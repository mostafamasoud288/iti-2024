==> flow/design.v <==
module ex1 (clk,rst_n,check,Data_in1,Data_in2,Data_in3,Data_out1,Data_out2,Data_out3,Data_non1,Data_non2,Data_non3,Data_fiv1,Data_fiv3);
input wire clk;
input wire rst_n; 
input wire check ;
input wire [1:0] Data_in1;
input wire [2:0] Data_in2;
input wire [3:0] Data_in3;
output reg  [1:0] Data_out1;
output reg [2:0] Data_out2;
output reg  [3:0] Data_out3;
output reg  [1:0] Data_non1; 
output reg  [2:0] Data_non2;
output reg  [3:0] Data_non3;
output reg  [1:0] Data_fiv1; 
output reg  [3:0] Data_fiv3;
wire [1:0] Inernal_wire1 ;
wire [2:0] Inernal_wire2 ;
wire [3:0] Inernal_wire3 ; 
reg [1:0] Inernal_reg1 ;
reg [2:0] Inernal_reg2 ;
reg [3:0] Inernal_reg3 ; 
always @(posedge clk,negedge rst_n) 
begin 
if(!rst_n)
begin
Inernal_reg1 <= 0;
Inernal_reg2 <= 0;
Inernal_reg3 <= 0;
end
else
begin
Inernal_reg1 <= Data_in1;
Inernal_reg2 <= Data_in2;
Inernal_reg3 <= Data_in3;
end
end 
always @(posedge clk,negedge rst_n) 
begin 
if(!rst_n)
begin
Data_non3 <= 0; 
Data_out2 <= 0 ; 
end
else
begin
Data_non3 <= Data_in3 & Data_out3 ; 
Data_out2 <= Data_out2 & Data_in2 ; 
end
end 
always @( posedge clk ,negedge rst_n) 
begin 
if(!rst_n)
begin
Data_out1 <=0;
end
else
begin
if (check)
begin 
Data_out1 <= Data_in1 & Inernal_reg1;
end 
else  
Data_out1 <= Data_out1;
end
end
always @(*)
begin 
case(Data_in1) 
2'b00: Data_out3 = Data_in3 & Inernal_reg3 ;
2'b01: Data_out3 = Inernal_reg3 ;
default:Data_out3=Data_in3; 
endcase  
end 
always @(posedge clk,negedge rst_n)
begin 
if(!rst_n)
Data_non1 <=0;
else
Data_non1 <= Data_in1 & Inernal_reg1; 
end 
always @(posedge clk,negedge rst_n)
begin 
if(!rst_n)
Data_non2 <=0;
else
Data_non2 <= Data_in2 | Inernal_reg2;
end
assign Inernal_wire1 = Data_in1 ;
assign Inernal_wire2 = Data_in2;
assign Inernal_wire3= Data_in3 ;
always @(posedge clk ,negedge rst_n)
begin 
if(!rst_n)
begin
Data_fiv1 <= 0;
Data_fiv3 <= 0;
end
else
begin
Data_fiv1 <= Data_in1 | Inernal_reg1;
Data_fiv3 <= Data_in3 |  Inernal_reg3;
end
end 
endmodule
### Tool chain data of ex1

The steps from the RTL of ex1 to its reports follow in flow order.
Line numbers count from 1 in the design file above.
Library cell names are shortened.
Not given: n/a

* design top: ex1
* clock port: clk
* cell library: sky130hd
* corner: tt_025C_1v80

### Elaborated design

Source: Yosys, flattened and elaborated, memories not mapped. Widths are those after wreduce; folded enables and synchronous resets count as part of the registers. Registers that Yosys merges into a memory's read port (data or address) are not register bits. Print and check cells do not count. Equal cells are merged and count once.

* input port bits: 12
* output and inout bits: 24
* cells after elaboration: 20
* bits in registers: 29

* multiplexer cells: 1
* equal/unequal tests: 1
* reductions and logical operators: 1
* bitwise gates (word level): 7

Operators with widths (count)
* 4-bit bitwise AND: 2
* 4-bit case mux with 2-bit select: 1
* 4-bit bitwise OR: 1
* 3-bit bitwise AND: 1
* 3-bit bitwise OR: 1
* 2-bit by 1-bit == test with 1-bit output (second input constant): 1
* 2-bit bitwise AND: 1
* 2-bit bitwise OR: 1
* 2-bit zero test: 1

### Logic depth

Yosys ltp: most cells in a row. Word level: on the elaborated netlist, between registers, memories and ports. Mapped: between sequential cells and ports; inverters and the memories' decode and read muxes count.

* word-level depth: 3
* ABC_AREA: 0
* mapped depth: 3
* mapped depth without buffers: 2

### Mapped cells and area

Source: synth_stat.txt of the flow (Yosys; design flattened, memories mapped). It holds for the ABC_AREA given above (unset counts as 0); a run with the other value may have another netlist.
The area totals of this step are shown rounded.

Cells by type
* dfrtp_1: count 29, total area 725.696 sq um
* or2_2: count 9, total area 56.304 sq um
* o22a_2: count 4, total area 40.038 sq um
* o21a_1: count 4, total area 30.029 sq um
* and2_1: count 4, total area 25.024 sq um
* mux2_4: count 1, total area 15.014 sq um
* buf_6: count 1, total area 11.261 sq um
* mux2_2: count 1, total area 11.261 sq um
* and2_4: count 1, total area 8.758 sq um
* and2b_2: count 1, total area 8.758 sq um

* mapped flip-flops: 29
* cell area after synthesis: 932.1 sq um
* sequential part of the area: 725.7 sq um
* mapped cells: 55
* buffer cells: 1

### Timing after synthesis

Path of least setup slack by OpenSTA after synthesis, without wires, with an ideal clock, recovery checks aside; 20% of the period is set as input and as output delay. Where synthesis merged equal registers, the netlist keeps one of their names.

* path kind: input -> output
* start: input port Data_in1[1]
* end: output port Data_out3[0]
* arrival time: 0.730 ns
* stages: 2
* required time: 1.184 ns
* external output delay: 0.296 ns
* delay of the path: 0.434 ns
* clock period: 1.48 ns
* setup slack: 0.454 ns
* input delay: 0.296 ns
* time at the first pin: 0.296 ns
* buffers on the path: 0
* synthesis period reached: 1.026 ns

"delay of the path" is the arrival time less input delay plus setup time.
A path that ends at an output port has no setup time.
"stages" counts driving pins, that of a launching flip-flop among them; a cell with two outputs on the path counts twice.
"synthesis period reached" is the clock period less the worst setup slack; recovery checks do not enter. This is arithmetic on one report: input and output delays are still those of the set period (20% each).
Between the ends stands the longest chain of elaborated cells between them, by number of cells; it is not shown to be the way that was timed. Of several equally long chains one is given.
A line is the first line of the expression or statement that the cell stems from. Yosys adds cells for indexed reads and writes and turns some case tables into memories.

* path through: and2b_2 > o22a_2
* length of the longest elaborated chain: 2
* elaborated cells between the ends (all ways): 3
* RTL lines with such cells: 1
* classes of those cells: eq/ne: 1; mux: 1; reduce/logical: 1

Ends and longest elaborated chain, after synthesis
* start: declaration: line 5 `input wire [1:0] Data_in1;`
* 2-bit by 1-bit == test with 1-bit output: line 68 `case(Data_in1)`
* 4-bit case mux with 2-bit select: line 68
* end: declaration: line 10 `output reg  [3:0] Data_out3;`

### Worst path after layout

Path of least setup slack in the final report of flow run A (OpenROAD, finished layout, wires in). Where an end is a register, its clock arrival counts in the times.

* path kind: input -> output
* start: input port Data_in1[0]
* end: output port Data_out3[2]
* required time: 1.11 ns
* input delay: 0.28 ns
* clock period: 1.39 ns
* external output delay: 0.28 ns
* time at the first pin: 0.28 ns
* buffers on the path: 2
* stages: 4
* arrival time: 1.08 ns
* setup slack: 0.03 ns

Between the ends stands the longest chain of elaborated cells between them, by number of cells; it is not shown to be the way that was timed. Of several equally long chains one is given.

* path through: dlygate4sd2_1 > and2b_2 > o22a_2 > buf_6
* length of the longest elaborated chain: 2
* elaborated cells between the ends (all ways): 3
* RTL lines with such cells: 1
* classes of those cells: eq/ne: 1; mux: 1; reduce/logical: 1

Ends and longest elaborated chain, post-layout
* start: declaration: line 5 `input wire [1:0] Data_in1;`
* 2-bit by 1-bit == test with 1-bit output: line 68 `case(Data_in1)`
* 4-bit case mux with 2-bit select: line 68
* end: declaration: line 10 `output reg  [3:0] Data_out3;`

Add stored flow runs of ex1

Below are 2 stored runs of the flow (Yosys, OpenROAD; platform sky130hd) on ex1, each with its settings and what was measured, unordered. Constraints: input delay and output delay 20% of the set period each, output load 0.01 pF.
"period achieved" means the clock period less the worst setup slack. The figure is calculated, with input and output delays left at 20% of the set period.
"time used up by the worst setup path" means the part of the period allowed to the worst setup path (the constraints hold back 20% at inputs and 20% at outputs) less its slack; where the path has registers, the arrival times of their clocks count too.
"total power of the final layout" is the tool's figure for a default switching activity; nothing was simulated.
Measured values are rounded.

### Flow run A

==> flow/run.sh <==
#!/bin/bash
# the make line also repeats the synthesis and layout settings of config.mk as NAME=value (left out here)
make -C /OpenROAD-flow-scripts/flow DESIGN_CONFIG=/design/flow/config.mk WORK_HOME=/design/flow/orfs CLKGATE_MAP_FILE= finish
==> flow/config.mk <==
export PLATFORM = sky130hd
export DESIGN_NAME = ex1
export DESIGN_NICKNAME = ex1
export VERILOG_FILES = /design/flow/design.v
export SDC_FILE = /design/flow/constraint.sdc
export NUM_CORES = 4
export LEC_CHECK = 0
export CAP_MARGIN = 20
export CELL_PAD_IN_SITES_GLOBAL_PLACEMENT = 0
export CORE_ASPECT_RATIO = 0.73
export CORE_MARGIN = 2
export CORE_UTILIZATION = 36
export CTS_CLUSTER_DIAMETER = 278
export MAX_ROUTING_LAYER = met5
export PLACE_DENSITY = 0.69
export SLEW_MARGIN = 35
export TNS_END_PERCENT = 15
==> flow/constraint.sdc <==
create_clock -name core_clock -period 1.39 [get_ports {clk}]
set_input_delay 0.2780 -clock core_clock [delete_from_list [all_inputs] [get_ports {clk}]]
set_output_delay 0.2780 -clock core_clock [all_outputs]
set_load 0.01 [all_outputs]

Results of flow run A:
- Die outline area: 3017 sq um
- Total power of the final layout: 1548 µW
- Worst hold slack: 0.330 ns
- Period achieved: 1.355 ns
- Mapped cell area after synthesis: 932.1 sq um
- Post-route setup TNS: 0.000 ns
- Setup slack of the worst path: 0.035 ns
- Time used up by the worst setup path: 0.80 ns
- Worst setup path kind: input -> output
- Utilization: 58.6%
- Standard-cell area after routing: 1408 sq um

### Flow run B

==> flow/run.sh <==
#!/bin/bash
# the make line also repeats the synthesis and layout settings of config.mk as NAME=value (left out here)
make -C /OpenROAD-flow-scripts/flow DESIGN_CONFIG=/design/flow/config.mk WORK_HOME=/design/flow/orfs CLKGATE_MAP_FILE= finish
==> flow/config.mk <==
export PLATFORM = sky130hd
export DESIGN_NAME = ex1
export DESIGN_NICKNAME = ex1
export VERILOG_FILES = /design/flow/design.v
export SDC_FILE = /design/flow/constraint.sdc
export NUM_CORES = 4
export LEC_CHECK = 0
export CAP_MARGIN = 20
export CORE_MARGIN = 2
export CORE_UTILIZATION = 40
export SETUP_SLACK_MARGIN = 0.03
export SLEW_MARGIN = 20
==> flow/constraint.sdc <==
create_clock -name core_clock -period 1.05 [get_ports {clk}]
set_input_delay 0.2100 -clock core_clock [delete_from_list [all_inputs] [get_ports {clk}]]
set_output_delay 0.2100 -clock core_clock [all_outputs]
set_load 0.01 [all_outputs]

Results of flow run B:
- Die outline area: 2733 sq um
- Total power of the final layout: 2211 µW
- Worst hold slack: 0.250 ns
- Period achieved: 1.271 ns
- Mapped cell area after synthesis: 932.1 sq um
- Post-route setup TNS: -0.816 ns
- Setup slack of the worst path: -0.221 ns
- Time used up by the worst setup path: 1.06 ns
- Worst setup path kind: register -> output
- Utilization: 63.5%
- Standard-cell area after routing: 1404 sq um
